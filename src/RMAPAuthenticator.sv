==> flow/design.v <==
module RMAPAuthentication #(
    ADDR_MIN        = 0       ,              
    ADDR_MAX        = 2048    ,              
    MAX_READ_LENGTH = (ADDR_MAX - ADDR_MIN)  
) (
    input               clk                 ,
    input               rst                 ,
    input        [ 7:0] configKey           ,  
    input        [ 7:0] logicalAddress      ,  
    input        [ 7:0] rmapLogicalAddress  ,
    input        [ 3:0] rmapCommand         ,
    input        [ 7:0] rmapKey             ,
    input        [ 7:0] rmapExtendedAddress ,
    input        [31:0] rmapAddress         ,
    input        [23:0] rmapDataLength      ,
    input               requestAuthorization,
    output logic        authorizeAck        ,
    output logic        rejectAck           ,
    output logic [ 7:0] replyStatus         ,
    output logic        addrInvalid         ,
    output logic        dataLengthInvalid
);
    logic       writeDataLenValid, rmwDataLenValid, readDataLenValid;
    logic       wrAddrValid, wrAddrValidNxt;
    logic       rdAddrValid, rdAddrValidNxt;
    logic       rdAddrOverflow, rdAddrOverflowNxt;
    logic [7:0] replyStatusNxt      ;
    logic       rejectNxt           ;
    logic       addrInvalidNxt      ;
    logic       dataLengthInvalidNxt;
    always_ff @(posedge clk or posedge rst) begin 
        if(rst) begin
            writeDataLenValid <= 0;
            rmwDataLenValid   <= 0;
            readDataLenValid  <= 0;
            wrAddrValid       <= 0;
            rdAddrValid       <= 0;
            rdAddrOverflow    <= 0;
        end
        else begin
            writeDataLenValid <= (rmapDataLength == 24'd4);
            rmwDataLenValid   <= (rmapDataLength == 24'd8);
            readDataLenValid  <= (rmapDataLength <= MAX_READ_LENGTH) && (~|rmapDataLength[1:0]);
            wrAddrValid       <= wrAddrValidNxt;
            rdAddrValid       <= rdAddrValidNxt;
            rdAddrOverflow    <= rdAddrOverflowNxt;
        end
    end 
    always_comb begin
        wrAddrValidNxt    = 0;
        rdAddrValidNxt    = 0;
        rdAddrOverflowNxt = 0;
        if(~|rmapExtendedAddress & ~|rmapAddress[1:0]) begin  
            if((rmapAddress >= ADDR_MIN) & (rmapAddress <= ADDR_MAX)) begin
                wrAddrValidNxt = 1;          
                rdAddrValidNxt = 1;
            end
            if ((rmapAddress + rmapDataLength) > ADDR_MAX) begin  
                rdAddrOverflowNxt = 1;
            end
        end 
    end  
    always_ff @(posedge clk)
        if(rst) begin
            replyStatus       <= 8'h00;
            authorizeAck      <= 0;
            rejectAck         <= 0;
            addrInvalid       <= 0;
            dataLengthInvalid <= 0;
        end
        else begin
            replyStatus       <= replyStatusNxt;
            authorizeAck      <= !rejectNxt    ;
            rejectAck         <=  rejectNxt    ;
            addrInvalid       <= addrInvalidNxt        & !(authorizeAck | rejectAck);
            dataLengthInvalid <= dataLengthInvalidNxt  & !(authorizeAck | rejectAck);
        end
    always_comb begin  
        replyStatusNxt       = 8'h00;
        rejectNxt            = 0;
        addrInvalidNxt       = 0;
        dataLengthInvalidNxt = 0;
        if(requestAuthorization) begin 
            if(rmapLogicalAddress != logicalAddress) begin
                replyStatusNxt = 8'd12; 
                rejectNxt      = 1;
            end else if((rmapCommand[3:1] == 3'd0) | (rmapCommand[3:2] == 2'b01) & ~&rmapCommand[1:0]) begin
                replyStatusNxt = 8'd2; 
                rejectNxt      = 1;
            end else if(configKey != rmapKey) begin
                replyStatusNxt = 8'd3; 
                rejectNxt      = 1;
            end else case(rmapCommand)
                4'b0010 :   begin  
                                addrInvalidNxt       = !rdAddrValid;
                                dataLengthInvalidNxt = !writeDataLenValid;
                                if(!rdAddrValid | !writeDataLenValid) begin
                                    replyStatusNxt = 8'h01; 
                                    rejectNxt      = 1;
                                end
                            end
                4'b0011 :   begin  
                                addrInvalidNxt       = !rdAddrValid;
                                dataLengthInvalidNxt = !readDataLenValid;
                                if(!rdAddrValid | !readDataLenValid | rdAddrOverflow) begin
                                    replyStatusNxt = 8'h01; 
                                    rejectNxt      = 1;
                                end
                            end
                4'b0111 :   begin  
                                addrInvalidNxt       = !wrAddrValid;
                                dataLengthInvalidNxt = !rmwDataLenValid;
                                if(!wrAddrValid | !rmwDataLenValid) begin
                                    replyStatusNxt = 8'h01; 
                                    rejectNxt      = 1;
                                end
                            end
                4'b1110 :   begin  
                                addrInvalidNxt       = !wrAddrValid;
                                dataLengthInvalidNxt = !writeDataLenValid;
                                if(!wrAddrValid | !writeDataLenValid) begin
                                    replyStatusNxt = 8'h01; 
                                    rejectNxt      = 1;
                                end
                            end
                default :   begin  
                                replyStatusNxt = 8'h0A; 
                                rejectNxt      = 1;
                            end
             endcase
        end  
    end  
endmodule
# ---- Tool chain data of RMAPAuthentication
# What the tools print for RMAPAuthentication, step after step.
# Lines are those of the file above, counted from 1.
# Library cell names are shortened.
# A cell with n/a has no value.
dict set report design {
  top_module {RMAPAuthentication}
  clock_port {clk}
  lib {sky130hd}
  corner {tt_025C_1v80}
}

# ---- Word level
# Source: Yosys, flattened and elaborated, memories not mapped. Widths are those after wreduce. Registers that Yosys merges into a memory's read port (data or address) are not register bits. Print and check cells do not count.
dict set report word_totals {
  register_bits 17
  inputBits 103
  out_inout_bits 12
  wordCells 90
}
dict set report op_classes {
  addsub 1
  n_cmp 4
  equal 9
  mux 29
  n_logic 12
  n_reduce_logical 22
}
# cell count
set ops {}
lappend ops {{32-bit by 1-bit greater-or-equal comparator with 1-bit output with constant B} 1}
lappend ops {{32-bit by 12-bit > comparator with 1-bit output with constant B} 1}
lappend ops {{32-bit by 12-bit less-or-equal comparator with 1-bit output with constant B} 1}
lappend ops {{32-bit by 24-bit adder with 32-bit output} 1}
lappend ops {{24-bit by 12-bit less-or-equal comparator with 1-bit output with constant B} 1}
lappend ops {{24-bit by 3-bit equality test with 1-bit output with constant B} 1}
lappend ops {{24-bit by 4-bit equality test with 1-bit output with constant B} 1}
lappend ops {{1-bit two-way mux} 23}
lappend ops {{8-bit inequality test} 2}
lappend ops {{4-bit parallel mux with 3-bit select} 1}
lappend ops {{4-bit two-way mux} 3}
lappend ops {{1-bit logical NOT} 10}
lappend ops {{2-bit OR reduction} 4}
lappend ops {{4-bit by 2-bit equality test with 1-bit output with constant B} 2}
lappend ops {{4-bit OR reduction} 2}
lappend ops {{8-bit OR reduction} 1}
lappend ops {{1-bit OR} 6}
lappend ops {{1-bit parallel mux with 3-bit select} 2}
lappend ops {{1-bit AND} 5}
lappend ops {{5-bit OR reduction} 1}
lappend ops {{4-bit by 3-bit equality test with 1-bit output with constant B} 1}
lappend ops {{4-bit equality test with constant B} 1}
lappend ops {{3-bit logical NOT} 1}
lappend ops {{3-bit OR reduction} 1}
lappend ops {{2-bit by 1-bit equality test with 1-bit output with constant B} 1}
lappend ops {{2-bit AND reduction} 1}
lappend ops {{1-bit logical AND} 1}
lappend ops {{1-bit NOT} 1}

# ---- Logic depth
# Longest topological path by Yosys (ltp), each cell counted once; first at word level (registers and memories cut), then after technology mapping (sequential cells cut; the memories' decode and read muxes count).
dict set report depth {
  ltp_word 10
  ABC_AREA 1
  depth_mapped 19
  mapped_depth_nobuf 19
}

# ---- Netlist
# Yosys stat after the flow's synthesis: flattened, memories mapped to cells. It holds for the ABC_AREA given above (unset counts as 0); a run with the other value may have another netlist.
# The area totals of this step are shown rounded.
dict set report synth_totals {
  stdcells 620
  area_um2 3200
  seqArea_um2 290
  ff_cells 13
  n_buf 5
}
# cell count area_total_um2
set by_type {}
lappend by_type {nand2_1 213 799.517}
lappend by_type {inv_1 119 446.678}
lappend by_type {ha_1 24 300.288}
lappend by_type {nor2_1 74 277.766}
lappend by_type {nand3_1 40 200.192}
lappend by_type {dfxtp_1 8 160.154}
lappend by_type {dfrtp_1 5 125.12}
lappend by_type {a21oi_1 24 120.115}
lappend by_type {nor4_1 16 100.096}
lappend by_type {xnor2_1 9 78.826}
lappend by_type {nand3b_1 10 75.072}
lappend by_type {nand2_2 11 68.816}
lappend by_type {nand4_1 10 62.56}
lappend by_type {xor2_1 6 52.55}
lappend by_type {nor3_1 9 45.043}
lappend by_type {o21ai_0 9 45.043}
lappend by_type {buf_4 5 37.536}
lappend by_type {nor2_2 4 25.024}
# Not listed: further types 19, cells in them 24.

# ---- Worst setup path after synthesis
# OpenSTA on the mapped netlist: ideal clock, no wires. The path of least setup slack (recovery checks aside). Input and output delay are each 20% of the period. Register names are those of the netlist, which keeps one name where synthesis merged equal registers.
dict set report synth_timing {
  kind {input port to flip-flop}
  start {input rmapAddress[0]}
  end {register rdAddrOverflow}
  tclk_ns 3.37
  in_delay_ns 0.674
  setup_time_ns 0.117
  t_first_pin_ns 0.674
  arrival_ns 2.305
  required_time_ns 3.253
  path_slack_ns 0.948
  path_delay_ns 1.748
  path_stages 19
  path_buffers 0
  period_less_setup_slack_ns 2.422
}
# "path_delay_ns" = arrival - input delay + setup time.
# "path_stages" counts driving pins, that of a launching flip-flop among them; a cell with two outputs on the path counts twice.
# "period_less_setup_slack_ns" is the clock period less the worst setup slack; recovery checks do not enter. This is arithmetic on one report: input and output delays are still those of the set period (20% each).
# The rows between start and end are the longest chain of elaborated cells between them; the timing report does not say that the signal goes this way. Where chains are equally long, one stands for them.
# Each line given opens the expression or statement behind the cell; cells for indexed reads and writes are added by Yosys, which also makes memories of some case tables.
dict set report synth_via {
  path_cell_list {ha_1 > inv_1 > fa_1 > inv_1 > nand2_1 > nand2_1 > nand3_1 > nand2_1 > nand2_2 > nand2_2 > nand2_1 > nand2_1 > nand2_1 > nand2_1 > nand2_1 > nor2_1 > nand3_1 > nor2_1 > nor2_1}
  elab_chain_len 4
  cone_cells 7
  lines_between 2
  classes_between {add/sub: 1; compare: 1; mux: 2; logic: 1; reduce/logical: 2}
}
# element line
set synth_lines {}
lappend synth_lines {{from (decl)} 14} ;# input        [31:0] rmapAddress         ,
lappend synth_lines {{32-bit by 24-bit adder with 32-bit output} 58} ;# if ((rmapAddress + rmapDataLength) > ADDR_MAX) begin
lappend synth_lines {{32-bit by 12-bit > comparator with 1-bit output} 58}
lappend synth_lines {{1-bit two-way mux} 58}
lappend synth_lines {{1-bit two-way mux} 53} ;# if(~|rmapExtendedAddress & ~|rmapAddress[1:0]) begin
lappend synth_lines {{to (assign)} 38} ;# rdAddrOverflow    <= 0;
lappend synth_lines {{to (assign)} 46} ;# rdAddrOverflow    <= rdAddrOverflowNxt;
lappend synth_lines {{to (decl)} 26} ;# logic       rdAddrOverflow, rdAddrOverflowNxt;

# ---- Path in the finished layout
# From the final timing report of flow run 2: the path of least setup slack in the routed layout; clock arrival at registers is part of the times.
dict set report layout_timing {
  kind {input port to flip-flop}
  start {input rmapAddress[2]}
  end {register rdAddrOverflow}
  tclk_ns 3.22
  in_delay_ns 0.64
  setup_time_ns 0.11
  t_first_pin_ns 0.64
  arrival_ns 2.57
  required_time_ns 3.36
  path_slack_ns 0.78
  path_stages 17
  path_buffers 2
}
# The rows between start and end are the longest chain of elaborated cells between them; the timing report does not say that the signal goes this way. Where chains are equally long, one stands for them.
dict set report layout_via {
  path_cell_list {dlygate4sd2_1 > ha_4 > buf_4 > nand2_1 > nand2_1 > nand2_1 > nand2_1 > nand2_1 > nand3_2 > nand2_2 > nand2_2 > xnor2_2 > nand2_1 > nor2_2 > nand3_1 > nor2_1 > nor2_1}
  elab_chain_len 4
  cone_cells 4
  lines_between 2
  classes_between {add/sub: 1; compare: 1; mux: 2}
}
# element line
set layout_lines {}
lappend layout_lines {{from (decl)} 14} ;# input        [31:0] rmapAddress         ,
lappend layout_lines {{32-bit by 24-bit adder with 32-bit output} 58} ;# if ((rmapAddress + rmapDataLength) > ADDR_MAX) begin
lappend layout_lines {{32-bit by 12-bit > comparator with 1-bit output} 58}
lappend layout_lines {{1-bit two-way mux} 58}
lappend layout_lines {{1-bit two-way mux} 53} ;# if(~|rmapExtendedAddress & ~|rmapAddress[1:0]) begin
lappend layout_lines {{to (assign)} 38} ;# rdAddrOverflow    <= 0;
lappend layout_lines {{to (assign)} 46} ;# rdAddrOverflow    <= rdAddrOverflowNxt;
lappend layout_lines {{to (decl)} 26} ;# logic       rdAddrOverflow, rdAddrOverflowNxt;

Ticket comment

Below are 2 stored runs of the flow (Yosys, OpenROAD; platform sky130hd) on RMAPAuthentication, each with its settings and what was measured, unordered. Constraints: input delay and output delay 20% of the set period each, output load 0.01 pF.
"period_less_ws_ns" = clock period - worst setup slack. The figure is calculated, with input and output delays left at 20% of the set period.
"critical_path_time_ns" is the time allowed to the run's worst setup path (the clock period less input and output delay, where it has them) less its slack. Clock arrival times count: a late capture clock shortens it, a late launch clock lengthens it.
"total_power_w" is the tool's figure for a default switching activity; nothing was simulated.
Measured values are rounded.

[flow] flow run 1: files
==> flow/run.sh <==
#!/bin/bash
# the make line also repeats the synthesis and layout settings of config.mk as NAME=value (left out here)
make -C /OpenROAD-flow-scripts/flow DESIGN_CONFIG=/design/flow/config.mk WORK_HOME=/design/flow/orfs CLKGATE_MAP_FILE= finish
==> flow/config.mk <==
export PLATFORM = sky130hd
export DESIGN_NAME = RMAPAuthentication
export DESIGN_NICKNAME = RMAPAuthentication
export VERILOG_FILES = /design/flow/design.v
export SDC_FILE = /design/flow/constraint.sdc
export NUM_CORES = 4
export LEC_CHECK = 0
export ABC_AREA = 1
export CAP_MARGIN = 20
export CELL_PAD_IN_SITES_GLOBAL_PLACEMENT = 3
export CORE_MARGIN = 2
export CORE_UTILIZATION = 58
export CTS_CLUSTER_DIAMETER = 108
export CTS_CLUSTER_SIZE = 92
export MIN_ROUTING_LAYER = met2
export PLACE_DENSITY_LB_ADDON = 0.2
export SETUP_SLACK_MARGIN = -0.23
export SLEW_MARGIN = 20
==> flow/constraint.sdc <==
create_clock -name core_clock -period 2.61 [get_ports {clk}]
set_input_delay 0.5220 -clock core_clock [delete_from_list [all_inputs] [get_ports {clk}]]
set_output_delay 0.5220 -clock core_clock [all_outputs]
set_load 0.01 [all_outputs]

[flow] flow run 1: no final report: placement broke off with FLW-0024

[flow] flow run 2: files
==> flow/run.sh <==
#!/bin/bash
# the make line also repeats the synthesis and layout settings of config.mk as NAME=value (left out here)
make -C /OpenROAD-flow-scripts/flow DESIGN_CONFIG=/design/flow/config.mk WORK_HOME=/design/flow/orfs CLKGATE_MAP_FILE= finish
==> flow/config.mk <==
export PLATFORM = sky130hd
export DESIGN_NAME = RMAPAuthentication
export DESIGN_NICKNAME = RMAPAuthentication
export VERILOG_FILES = /design/flow/design.v
export SDC_FILE = /design/flow/constraint.sdc
export NUM_CORES = 4
export LEC_CHECK = 0
export ABC_AREA = 1
export CAP_MARGIN = 5
export CELL_PAD_IN_SITES_DETAIL_PLACEMENT = 2
export CELL_PAD_IN_SITES_GLOBAL_PLACEMENT = 3
export CORE_ASPECT_RATIO = 1.0
export CORE_MARGIN = 2
export CORE_UTILIZATION = 21
export CTS_CLUSTER_SIZE = 13
export GPL_ROUTABILITY_DRIVEN = 1
export MAX_ROUTING_LAYER = met5
export PLACE_DENSITY_LB_ADDON = 0.24
export SETUP_SLACK_MARGIN = 0.77
export SLEW_MARGIN = 20
export TNS_END_PERCENT = 70
==> flow/constraint.sdc <==
create_clock -name core_clock -period 3.22 [get_ports {clk}]
set_input_delay 0.6440 -clock core_clock [delete_from_list [all_inputs] [get_ports {clk}]]
set_output_delay 0.6440 -clock core_clock [all_outputs]
set_load 0.01 [all_outputs]

[flow] flow run 2: metrics
[metrics] timing.setup.tns_ns = 0.000
[metrics] holdWs_ns = 0.51
[metrics] layout_stdcell_area_um2 = 5500
[metrics] timing.setup.ws_ns = 0.78
[metrics] period_less_ws_ns = 2.437
[metrics] critical_path_time_ns = 1.79
[metrics] critical_path_kind = input port to flip-flop
[metrics] total_power_w = 0.0012
[metrics] post_synth_area_um2 = 3200
[metrics] dieArea_um2 = 16000
[metrics] post_route_util_pct = 37
